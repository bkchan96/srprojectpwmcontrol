==> flow/design.v <==
`timescale 1ns / 1ps
module displayController(clk, in0, in1, in2, in3, in4, in5, in6, in7, out, outan);
    input clk;
    input [6:0] in0, in1, in2, in3, in4, in5, in6, in7;
    output reg [6:0] out;
    output reg [7:0] outan;
    reg [3:0] anode = 0;
    reg [17:0] counter;
    initial begin
        outan = 0;
        out = 0;
        counter = 0;
    end
    always@ (posedge clk)
    begin
        if (counter == 100000) begin
            counter = 0;
            if (anode == 7) begin
                anode = 0;
            end
            else begin
                anode = anode + 1;
            end
        end
        else begin
            counter = counter + 1;
        end
    end
    always @*
    begin
        case (anode)
            0: begin
                outan = 8'b11111110;
                out = in0;
            end
            1: begin
                outan = 8'b11111101;
                out = in1;
            end
            2: begin
                outan = 8'b11111011;
                out = in2;
            end
            3: begin
                outan = 8'b11110111;
                out = in3;
            end
            4: begin
                outan = 8'b11101111;
                out = in4;
            end
            5: begin
                outan = 8'b11011111;
                out = in5;
            end
            6: begin
                outan = 8'b10111111;
                out = in6;
            end
            7: begin
                outan = 8'b01111111;
                out = in7;
            end
            default: begin
                outan = 8'b11111111;
                out = 7'b1111111;
            end
        endcase
    end
endmodule
== Tool chain data of displayController ==
The steps from the RTL of displayController to its reports follow in flow order.
Lines are those of the file above, counted from 1.
Library cell names are shortened.
A cell with -- has no value.
Inputs
  design top: displayController
  clock: clk
  standard-cell library: sky130hd
  timing corner: tt_025C_1v80

== Word-level counts ==
Source: Yosys, flattened and elaborated, memories not mapped. Widths are those after wreduce; folded enables and synchronous resets count as part of the registers. Registers that Yosys merges into a memory's read port (data or address) are not register bits. Print and check cells do not count. Equal cells are merged and count once.
Operators by class
  add/subtract/negate cells: 2
  equality and inequality tests: 8
  mux-type cells: 2
  reduce/logical cells: 1
Operators with widths (count)
  8-bit case mux with 8-bit select: 1
  7-bit case mux with 8-bit select: 1
  18-bit by 1-bit adder with 18-bit output (second input constant): 1
  18-bit by 17-bit == test with 1-bit output (second input constant): 1
  4-bit by 3-bit == test with 1-bit output (second input constant): 4
  4-bit by 2-bit == test with 1-bit output (second input constant): 2
  4-bit by 1-bit adder with 4-bit output (second input constant): 1
  4-bit by 1-bit == test with 1-bit output (second input constant): 1
  4-bit logical NOT: 1
Bit counts
  bits in registers: 22
  word-level cells: 15

== Longest topological paths ==
Depth = most cells in a row (Yosys ltp): at word level without a register or memory, in the mapped netlist without a sequential cell, where the memories' decode and read muxes count.
Logic depth
  depth in word-level cells: 2
  ABC_AREA: 0
  mapped depth: 8
  mapped depth without buffers: 6

== Synthesis result ==
Source: synth_stat.txt of the flow (Yosys; design flattened, memories mapped). It holds for the ABC_AREA given above (unset counts as 0); a run with the other value may have another netlist.
Cell types (count)
  dfxtp_1: 18
  a22oi_1: 21
  edfxtp_1: 4
  xnor2_1: 11
  nand3_1: 16
  ha_1: 6
  nor2_1: 18
  nand2_1: 17
  xor2_1: 6
  nand4_1: 8
  inv_1: 10
  nand4b_1: 4
  clkbuf_1: 9
  a221oi_1: 3
  nor3_1: 5
  nor4_1: 4
  nor4_4: 1
  a31oi_1: 3
Other cell types: 13; their cells: 17.
Synthesis totals
  cell count: 181
  synthesis area: 1466.4 um^2
  sequential area: 480.5 um^2
  flip-flop cells: 22

== Worst setup path after synthesis ==
OpenSTA on the mapped netlist: ideal clock, no wires. The path of least setup slack (recovery checks aside). Input and output delay are each 20% of the period. Register names are those of the netlist, which keeps one name where synthesis merged equal registers.
Timing post-synthesis
  kind: register to output
  start: register anode[0]
  end: output out[4]
  period: 2.44 ns
  output delay: 0.488 ns
  launch time at the first pin: 0.000 ns
  arrival time: 1.587 ns
  slack: 0.365 ns
  delay of the path: 1.587 ns
  stages: 7
  synthesis period reached: 2.075 ns
"delay of the path" is the arrival time less input delay plus setup time.
At an output port there is no setup time.
"stages" counts driving pins, that of a launching flip-flop among them; a cell with two outputs on the path counts twice.
"synthesis period reached" is the clock period less the worst setup slack; recovery checks do not enter. This is arithmetic on one report: input and output delays are still those of the set period (20% each).
Between the ends stands the longest chain of elaborated cells between them, by number of cells; it is not shown to be the way that was timed. Of several equally long chains one is given.
Each line given opens the expression or statement behind the cell; cells for indexed reads and writes are added by Yosys, which also makes memories of some case tables.
Between the ends, post-synthesis
  path through: edfxtp_1 inv_1 ha_1 clkbuf_1 buf_1 a221oi_1 o211ai_1
  length of the longest elaborated chain: 2
RTL lines, path post-synthesis
  start: declaration: RTL line 7  | reg [3:0] anode = 0;
  start: assignment: RTL line 19  | anode = 0;
  start: assignment: RTL line 22  | anode = anode + 1;
  4-bit by 3-bit == test with 1-bit output: RTL line 31  | case (anode)
  7-bit case mux with 8-bit select: RTL line 31
  end: declaration: RTL line 5  | output reg [6:0] out;

Subject: displayController on sky130hd, stored results

Hello all,

Record of 2 stored runs of the RTL-to-layout flow on displayController, platform sky130hd. The runs are unordered. Constraints: input delay and output delay 20% of the set period each, output load 0.01 pF.

Flow files of flow run 1
==> flow/run.sh <==
#!/bin/bash
# the make line also repeats the synthesis and layout settings of config.mk as NAME=value (left out here)
make -C /OpenROAD-flow-scripts/flow DESIGN_CONFIG=/design/flow/config.mk WORK_HOME=/design/flow/orfs CLKGATE_MAP_FILE= finish
==> flow/config.mk <==
export PLATFORM = sky130hd
export DESIGN_NAME = displayController
export DESIGN_NICKNAME = displayController
export VERILOG_FILES = /design/flow/design.v
export SDC_FILE = /design/flow/constraint.sdc
export NUM_CORES = 4
export LEC_CHECK = 0
export CAP_MARGIN = 20
export CORE_ASPECT_RATIO = 0.79
export CORE_MARGIN = 2
export CORE_UTILIZATION = 66
export CTS_CLUSTER_SIZE = 13
export GPL_TIMING_DRIVEN = 0
export MIN_ROUTING_LAYER = met1
export PLACE_DENSITY_LB_ADDON = 0.01
export SLEW_MARGIN = 20
==> flow/constraint.sdc <==
create_clock -name core_clock -period 1.48 [get_ports {clk}]
set_input_delay 0.2960 -clock core_clock [delete_from_list [all_inputs] [get_ports {clk}]]
set_output_delay 0.2960 -clock core_clock [all_outputs]
set_load 0.01 [all_outputs]

report of flow run 1: did not finish, place, FLW-0024

Flow files of flow run 2
==> flow/run.sh <==
#!/bin/bash
# the make line also repeats the synthesis and layout settings of config.mk as NAME=value (left out here)
make -C /OpenROAD-flow-scripts/flow DESIGN_CONFIG=/design/flow/config.mk WORK_HOME=/design/flow/orfs CLKGATE_MAP_FILE= finish
==> flow/config.mk <==
export PLATFORM = sky130hd
export DESIGN_NAME = displayController
export DESIGN_NICKNAME = displayController
export VERILOG_FILES = /design/flow/design.v
export SDC_FILE = /design/flow/constraint.sdc
export NUM_CORES = 4
export LEC_CHECK = 0
export CAP_MARGIN = 20
export CORE_ASPECT_RATIO = 1.37
export CORE_MARGIN = 2
export CORE_UTILIZATION = 71
export CTS_CLUSTER_SIZE = 21
export HOLD_SLACK_MARGIN = 0.2
export PLACE_DENSITY_LB_ADDON = 0.01
export SETUP_SLACK_MARGIN = 0.09
export SLEW_MARGIN = 30
==> flow/constraint.sdc <==
create_clock -name core_clock -period 2.63 [get_ports {clk}]
set_input_delay 0.5260 -clock core_clock [delete_from_list [all_inputs] [get_ports {clk}]]
set_output_delay 0.5260 -clock core_clock [all_outputs]
set_load 0.01 [all_outputs]

report of flow run 2: did not finish, place, FLW-0024

Thanks
